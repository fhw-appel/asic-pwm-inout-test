==> flow/design.v <==
module if_spi (
    input wire clk,
    input wire rst_n,
    input wire spi_cs_n,
    input wire spi_sck,
    input wire spi_mosi,
    output reg spi_miso,
    output reg [7:0] addr,
    output reg [7:0] data_in,
    output reg write_en,
    input wire [7:0] data_out
    );
reg spi_sck_prev;
wire sck_rising_edge, sck_falling_edge;
always @(posedge clk) begin
        spi_sck_prev <= spi_sck;
end
assign sck_rising_edge = (spi_sck == 1'b1) && (spi_sck_prev == 1'b0);
assign sck_falling_edge = (spi_sck == 1'b0) && (spi_sck_prev == 1'b1);
wire rst_internal;
assign rst_internal = (!rst_n) || spi_cs_n;  
reg [7:0] addr_int;
reg [7:0] data_int;
reg [3:0] bit_count;
reg [2:0] databit_count;
always @(posedge clk) begin
    if (rst_internal) begin
        addr_int <= 8'b0000_0000;
        addr <= 8'b0000_0000;
        data_int <= 8'b0000_0000;
        data_in <= 8'b0000_0000;
        bit_count <= 4'b0000;
        databit_count <= 3'b111;  
        write_en <= 1'b0;
        spi_miso <= 1'b0;
    end else begin
        write_en <= 1'b0;  
        if (sck_rising_edge) begin
            bit_count <= bit_count + 1;
            if (bit_count < 8) begin
                addr_int <= {addr_int[6:0], spi_mosi};  
            end else begin
                databit_count <= databit_count - 1;
                data_int <= {data_int[6:0], spi_mosi};  
            end   
            if (bit_count == 7) begin
                addr <= {addr_int[6:0], spi_mosi};  
            end
            if (bit_count == 15) begin
                data_in <= {data_int[6:0], spi_mosi}; 
                write_en <= addr_int[7];  
            end
        end
        if (sck_falling_edge && bit_count > 7) begin
            spi_miso <= data_out[databit_count]; 
        end
    end
end
endmodule
# == Tool chain data of if_spi ==
# The steps from the RTL of if_spi to its reports follow in flow order.
# Line numbers count from 1 in the design file above.
# Operators: Yosys type, input widths -> output width; for muxes data width and select width s.
# Not given: n/a
# design
top_module,if_spi
clock_port,clk
library,sky130hd
corner,tt_025C_1v80

# == Elaborated design ==
# Yosys after proc, flatten, opt, wreduce and memory -nomap, before mapping. Enables and synchronous resets that opt folds into registers are not counted as muxes. Memory bits, and registers merged into a memory's read port (data or address), are not among the register bits. Print and check cells are not counted. Equal cells are merged and count once.
# bits
register_bits,41
input_bits,13
output_inout_bits,18
elab_cells,31
# classes
add_sub_neg,2
n_cmp,2
n_eq,2
shifts,1
bitwise,5
n_reduce_logical,10
# ops
operator,count
$reduce_and 2->1,4
$shiftx 8x3->1,1
$not 1->1,5
$add 4x1->4 const B,1
$gt 4x3->1 const B,1
$eq 4x3->1 const B,1
$lt 4x4->1 const B,1
$eq 4x4->1 const B,1
$logic_and 1x1->1,3
$sub 3x1->3 const B,1
$reduce_or 3->1,1
$logic_or 1x1->1,1
$logic_not 1->1,1

# == Depth ==
# Yosys ltp: most cells in a row. Word level: on the elaborated netlist, between registers, memories and ports. Mapped: between sequential cells and ports; inverters and the memories' decode and read muxes count.
# logic_depth
word_depth,4
ABC_AREA,0
depth_mapped,6
ltp_nobuf,5

# == Synthesis result ==
# Yosys stat after the flow's synthesis: flattened, memories mapped to cells. It holds for the ABC_AREA given above (unset counts as 0); a run with the other value may have another netlist.
# The area totals of this step are shown rounded.
# synth_totals
cells,183
yosys_area_um2,1658
sequential_area_um2,820.8
ff_cells,41
n_buf,14
# types
cell_type,count,type_area_um2
sky130_fd_sc_hd__dfxtp_1,41,820.787
sky130_fd_sc_hd__a21oi_1,25,125.12
sky130_fd_sc_hd__mux2i_1,10,100.096
sky130_fd_sc_hd__nand3_1,17,85.082
sky130_fd_sc_hd__o21ai_0,17,85.082
sky130_fd_sc_hd__nand2_1,13,48.797
sky130_fd_sc_hd__nor2_1,11,41.29
sky130_fd_sc_hd__buf_2,8,40.038
sky130_fd_sc_hd__o21ai_1,8,40.038
sky130_fd_sc_hd__xor2_1,3,26.275
sky130_fd_sc_hd__ha_1,2,25.024
sky130_fd_sc_hd__mux4_2,1,22.522
sky130_fd_sc_hd__nand4b_1,2,17.517
sky130_fd_sc_hd__o41ai_2,1,16.266
sky130_fd_sc_hd__clkbuf_1,4,15.014
sky130_fd_sc_hd__nand3b_1,2,15.014
sky130_fd_sc_hd__o211ai_1,2,15.014
sky130_fd_sc_hd__nand2b_4,1,13.763
# Other cell types: 11; their cells: 15.

# == Worst setup path after synthesis ==
# OpenSTA on the mapped netlist: ideal clock, no wires. The path of least setup slack (recovery checks aside). Input and output delay are each 20% of the period. Register names are those of the netlist, which keeps one name where synthesis merged equal registers.
# synth_timing
path_kind,input-to-reg
start,in spi_cs_n
end,reg spi_miso
period_ps,1840
input_delay_ps,368
setup_ps,96
launch_ps,368
t_arrival_ps,1234
t_required_ps,1744
setup_slack_ps,510
path_delay_ps,962
driving_pins,4
n_path_buf,1
synth_period_reached_ps,1330
# "path_delay_ps" is the arrival time less input delay plus setup time.
# "driving_pins" counts driving pins, that of a launching flip-flop among them; a cell with two outputs on the path counts twice.
# "synth_period_reached_ps" = period - worst setup slack (recovery checks aside). The figure is calculated, with input and output delays left at 20% of the set period.
# The rows between start and end are the longest chain of elaborated cells between them; the timing report does not say that the signal goes this way. Where chains are equally long, one stands for them.
# A line is the first line of the expression or statement that the cell stems from. Yosys adds cells for indexed reads and writes and turns some case tables into memories.
# synth_via
path_cell_list,sky130_fd_sc_hd__nand2b_4 -> sky130_fd_sc_hd__buf_6 -> sky130_fd_sc_hd__or3_1 -> sky130_fd_sc_hd__o41ai_2
elab_chain_cells,1
cells_between,1
cone_lines,1
cone_classes,1 x reduce/logical
# synth_lines
element,line,source
"start, declared",4,"input wire spi_cs_n,"
$logic_or 1x1->1,21,assign rst_internal = (!rst_n) || spi_cs_n;
"end, assigned",35,spi_miso <= 1'b0;
"end, assigned",55,spi_miso <= data_out[databit_count];
"end, declared",7,"output reg spi_miso,"

# == Path in the finished layout ==
# From the final timing report of stored run 1: the path of least setup slack in the routed layout; clock arrival at registers is part of the times.
# The path's times are printed in steps of 10 ps; the period is the one set.
# layout_timing
path_kind,reg-to-output
start,reg data_in[6]
end,out data_in[6]
period_ps,1710
output_delay_ps,340
launch_ps,290
t_arrival_ps,1200
t_required_ps,1370
setup_slack_ps,170
driving_pins,2
n_path_buf,1
# layout_via
path_cell_list,sky130_fd_sc_hd__dfxtp_1 -> sky130_fd_sc_hd__clkdlybuf4s50_1
elab_chain_cells,0
cells_between,0
cone_lines,0
# layout_lines
element,line,source
"start, declared",9,"output reg [7:0] data_in,"
"start, assigned",31,data_in <= 8'b0000_0000;
"start, assigned",50,"data_in <= {data_int[6:0], spi_mosi};"
"end, declared",9,

# Record of 2 stored runs of the RTL-to-layout flow on if_spi, platform sky130hd. The runs are unordered. Constraints: input delay and output delay 20% of the set period each, output load 0.01 pF.
# "period_reached_ps": clock period set for the run, less the worst setup slack. It is reckoned from that one timing run; input and output delays stay at 20% of the period that was set.
# "worstPathTime_ps" = time allowed to the worst setup path (clock period - input delay - output delay, where it has them) - its slack; a late launch clock adds to it, a late capture clock takes from it.
# By "fin_power_uw" is meant OpenSTA's value without simulated activity: inputs other than the clock are taken to toggle once in ten clock periods, and the tool carries that through the logic.
# "worstPathTime_ps" is known to 10 ps.
# Values from the reports are rounded here.
# A setting shown as n/a is not set for that run.
# Among the results, n/a means that no value is shown for the run.
run name,period_ns,CORE_UTILIZATION,PLACE_DENSITY,CORE_MARGIN,CELL_PAD_IN_SITES_DETAIL_PLACEMENT,TNS_END_PERCENT,CTS_CLUSTER_SIZE,CTS_CLUSTER_DIAMETER,CAP_MARGIN,SLEW_MARGIN,PLACE_DENSITY_LB_ADDON,CORE_ASPECT_RATIO,ABC_AREA,fin_ws_ps,yosys.chip_area_um2,period_reached_ps,total_negative_slack_ps,worstPathTime_ps,worst_setup_path_type,post_route_util_frac,hold_worst_slack_ps,stdcell_area_um2,design.die.area_um2,fin_power_uw
stored run 1,1.71,39,0.82,2,1,100,89,124,30,20,n/a,n/a,n/a,165,1658,1545,0,1200,reg-to-output,0.525,463,2131,4789,1778
stored run 2,2.47,63,n/a,3,2,n/a,34,199,25,30,0.13,1.01,1,n/a,n/a,n/a,n/a,n/a,n/a,n/a,n/a,n/a,n/a,n/a
# Stored run 2: did not finish, placement stopped with DPL-0033
