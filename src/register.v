==> flow/design.v <==
module register (
    input wire clk,
    input wire rst_n,
    input wire [7:0] data_in,
    input wire [2:0] addr,
    input wire write_en,
    output wire [7:0] data_out,
    output reg [7:0]Pinout,
    input wire [7:0]Pinin,
    output reg [7:0]PWMgen,
    input wire [7:0]PWMin,
    output reg [7:0]Polarity   
); 
assign data_out = (addr == 3'h4) ? Pinout :
                  (addr == 3'h3) ? Pinin :
                  (addr == 3'h2) ? PWMgen :
                  (addr == 3'h1) ? PWMin :
                  (addr == 3'h0) ? Polarity : 8'b0;
always @(posedge clk) begin
    if (!rst_n) begin
        Pinout <= 8'b1000_0000;
        PWMgen <= 8'b1000_0000;
        Polarity <= 8'b0000_0000;
    end else if (write_en && ~addr[0]) begin
        case (addr)
            3'h4: Pinout <= data_in;
            3'h2: PWMgen <= data_in;
            3'h0: Polarity <= data_in;
        endcase
    end
end
endmodule
# Step by step through the tools: register
# Tool output for the design above, in the order of the flow.
# Lines are those of the file above, counted from 1.
# A cell with - has no value.
[inputs]
top = "register"
clock = "clk"
library = "sky130hd"
corner = "tt_025C_1v80"

# Elaborated design
# Counts by Yosys on the flattened word-level netlist (proc, flatten, opt, wreduce; memories kept). Register bits leave out memories and registers merged into their read ports (data or address); mux counts leave out enables and synchronous resets folded into registers. Print and check cells are left out. Cells with the same type and inputs are merged into one.
[word_totals]
register_bits = 24
input_bits = 30
out_inout_bits = 32
elab_cells = 18
[classes]
eq_ne = 4
n_mux = 5
logic = 1
reduce_and_logical = 5
[ops]
columns = ["cell", "n"]
rows = [
  ["8-bit two-way mux", 5],
  ["2-bit AND reduction", 3],
  ["3-bit by 2-bit == test with 1-bit output with constant B", 2],
  ["3-bit by 1-bit == test with 1-bit output with constant B", 1],
  ["3-bit == test with constant B", 1],
  ["3-bit logical NOT", 1],
  ["1-bit logical AND", 1],
  ["1-bit NOT", 1],
]

# Logic depth
# Yosys ltp: most cells in a row. Word level: on the elaborated netlist, between registers, memories and ports. Mapped: between sequential cells and ports; inverters and the memories' decode and read muxes count.
[depth]
depth_word = 6
ABC_AREA = 0
ltp_mapped = 5
depth_no_buf = 3

# After synthesis
# Yosys stat after the flow's synthesis: flattened, memories mapped to cells. It holds for the ABC_AREA given above (unset counts as 0); a run with the other value may have another netlist.
[types]
columns = ["cell", "n", "type_area_um2"]
rows = [
  ["sky130_fd_sc_hd__dfxtp_1", 24, 480.461],
  ["sky130_fd_sc_hd__mux2i_1", 27, 270.259],
  ["sky130_fd_sc_hd__nor2b_1", 16, 100.096],
  ["sky130_fd_sc_hd__nand2_1", 18, 67.565],
  ["sky130_fd_sc_hd__a21boi_1", 8, 60.058],
  ["sky130_fd_sc_hd__o21a_1", 7, 52.55],
  ["sky130_fd_sc_hd__o21ai_0", 7, 35.034],
  ["sky130_fd_sc_hd__o2bb2ai_1", 4, 35.034],
  ["sky130_fd_sc_hd__a32oi_1", 3, 26.275],
  ["sky130_fd_sc_hd__nor4b_4", 1, 23.773],
  ["sky130_fd_sc_hd__buf_4", 3, 22.522],
  ["sky130_fd_sc_hd__buf_6", 2, 22.522],
  ["sky130_fd_sc_hd__nand3b_1", 3, 22.522],
  ["sky130_fd_sc_hd__clkbuf_1", 5, 18.768],
  ["sky130_fd_sc_hd__a22oi_1", 2, 15.014],
  ["sky130_fd_sc_hd__or4b_4", 1, 13.763],
  ["sky130_fd_sc_hd__and4bb_2", 1, 12.512],
  ["sky130_fd_sc_hd__mux2_2", 1, 11.261],
]
# Not listed: further types 5, cells in them 6.
[mapped]
cell_count = 139
yosys_area_um2 = 1327.5
sequential_area_um2 = 480.5
ff_cells = 24

# Timing after synthesis
# Source: OpenSTA report_checks on the synthesized netlist (no wires, ideal clock, input and output delay 20% of the period each), path of least setup slack; recovery checks are left aside. Register names are those of the netlist, which keeps one name where synthesis merged equal registers.
[synth_timing]
path_type = "input port to output port"
start = "in addr[0]"
end = "out data_out[0]"
tclk_ps = 1360
input_delay_ps = 272
output_delay_ps = 272
launch_ps = 272
t_arrival_ps = 1112
setup_slack_ps = -24
delay_ps = 840
stages = 5
n_path_buf = 2
period_less_setup_slack_ps = 1384
# "delay_ps" = arrival - input delay + setup time.
# At an output port there is no setup time.
# "stages" counts driving pins, that of a launching flip-flop among them; a cell with two outputs on the path counts twice.
# "period_less_setup_slack_ps" = period - worst setup slack (recovery checks aside). The figure is calculated, with input and output delays left at 20% of the set period.
# Between the ends stands the longest chain of elaborated cells between them, by number of cells; it is not shown to be the way that was timed. Of several equally long chains one is given.
# A line is the first line of the expression or statement that the cell stems from. Yosys adds cells for indexed reads and writes and turns some case tables into memories.
[synth_via]
path_cell_list = "sky130_fd_sc_hd__buf_6 > sky130_fd_sc_hd__clkbuf_1 > sky130_fd_sc_hd__nand3b_1 > sky130_fd_sc_hd__o21a_1 > sky130_fd_sc_hd__o21ai_0"
elab_chain_len = 6
cells_between = 10
cone_classes = "eq/ne: 4; mux: 5; reduce/logical: 1"
[synth_rtl]
columns = ["element", "line", "text"]
rows = [
  ["start: declaration", 5, "input wire [2:0] addr,"],
  ["3-bit logical NOT", 18, "(addr == 3'h0) ? Polarity : 8'b0;"],
  ["8-bit two-way mux", 18, ""],
  ["8-bit two-way mux", 17, "(addr == 3'h1) ? PWMin :"],
  ["8-bit two-way mux", 16, "(addr == 3'h2) ? PWMgen :"],
  ["8-bit two-way mux", 15, "(addr == 3'h3) ? Pinin :"],
  ["8-bit two-way mux", 14, "assign data_out = (addr == 3'h4) ? Pinout :"],
  ["end: declaration", 7, "output wire [7:0] data_out,"],
]

# Timing after layout
# From the final timing report of flow run A: the path of least setup slack in the routed layout; clock arrival at registers is part of the times.
# The path's times are printed in steps of 10 ps; the period is the one set.
[layout_timing]
path_type = "input port to output port"
start = "in addr[1]"
end = "out data_out[6]"
tclk_ps = 1040
input_delay_ps = 210
output_delay_ps = 210
launch_ps = 210
t_arrival_ps = 1310
setup_slack_ps = -480
stages = 7
n_path_buf = 4
# Between the ends stands the longest chain of elaborated cells between them, by number of cells; it is not shown to be the way that was timed. Of several equally long chains one is given.
[layout_via]
path_cell_list = "sky130_fd_sc_hd__buf_8 > sky130_fd_sc_hd__buf_2 > sky130_fd_sc_hd__nor3b_1 > sky130_fd_sc_hd__buf_4 > sky130_fd_sc_hd__a32oi_1 > sky130_fd_sc_hd__o21ai_1 > sky130_fd_sc_hd__buf_2"
elab_chain_len = 6
cells_between = 10
cone_classes = "eq/ne: 4; mux: 5; reduce/logical: 1"
[layout_rtl]
columns = ["element", "line", "text"]
rows = [
  ["start: declaration", 5, "input wire [2:0] addr,"],
  ["3-bit logical NOT", 18, "(addr == 3'h0) ? Polarity : 8'b0;"],
  ["8-bit two-way mux", 18, ""],
  ["8-bit two-way mux", 17, "(addr == 3'h1) ? PWMin :"],
  ["8-bit two-way mux", 16, "(addr == 3'h2) ? PWMgen :"],
  ["8-bit two-way mux", 15, "(addr == 3'h3) ? Pinin :"],
  ["8-bit two-way mux", 14, "assign data_out = (addr == 3'h4) ? Pinout :"],
  ["end: declaration", 7, "output wire [7:0] data_out,"],
]

# Design register on sky130hd. What follows are 2 stored runs of the flow, each under its own settings; their order means nothing. The constraints put input and output delay at 20% of the set period each and load the outputs with 0.01 pF.
# By "period_less_ws_ps" is meant the clock period of the run minus its worst setup slack. This is arithmetic on one report: input and output delays are still those of the set period (20% each).
# "worst_setup_path_time_ps" means the part of the period allowed to the worst setup path (the constraints hold back 20% at inputs and 20% at outputs) less its slack; where the path has registers, the arrival times of their clocks count too.
# "fin_power_w" is the tool's figure for a default switching activity; nothing was simulated.
# "worst_setup_path_time_ps" is given in steps of 10 ps.

[[run]]
name = "flow run A"
[run.settings]
period_ns = 1.04
CAP_MARGIN = 20
CORE_MARGIN = 2
CORE_UTILIZATION = 40
SLEW_MARGIN = 20
[run.results]
worst_setup_path_time_ps = 1110
worstPathKind = "input port to output port"
fin_tns_ps = -9228
fin_power_w = 0.002035
ws_hold_ps = 493
fin_util_frac = 0.889
period_less_ws_ps = 1521
finish.stdcell_area_um2 = 2758.9
final_die_area_um2 = 3795.8
yosys_chip_area_um2 = 1327.5
worstSetupSlack_ps = -481

[[run]]
name = "flow run B"
[run.settings]
period_ns = 1.24
CORE_UTILIZATION = 49
PLACE_DENSITY_LB_ADDON = 0.16
HOLD_SLACK_MARGIN = -0.06
CORE_MARGIN = 8
CELL_PAD_IN_SITES_DETAIL_PLACEMENT = 0
TNS_END_PERCENT = 25
CTS_CLUSTER_DIAMETER = 79
CAP_MARGIN = 10
MIN_ROUTING_LAYER = "met2"
MAX_ROUTING_LAYER = "met5"
SLEW_MARGIN = 20
[run.results]
worstSetupSlack_ps = -281
final_die_area_um2 = 4630.8
yosys_chip_area_um2 = 1327.5
finish.stdcell_area_um2 = 2222.1
fin_util_frac = 0.835
fin_tns_ps = -2284
worst_setup_path_time_ps = 1270
worstPathKind = "flip-flop to output port"
ws_hold_ps = 491
fin_power_w = 0.001696
period_less_ws_ps = 1521
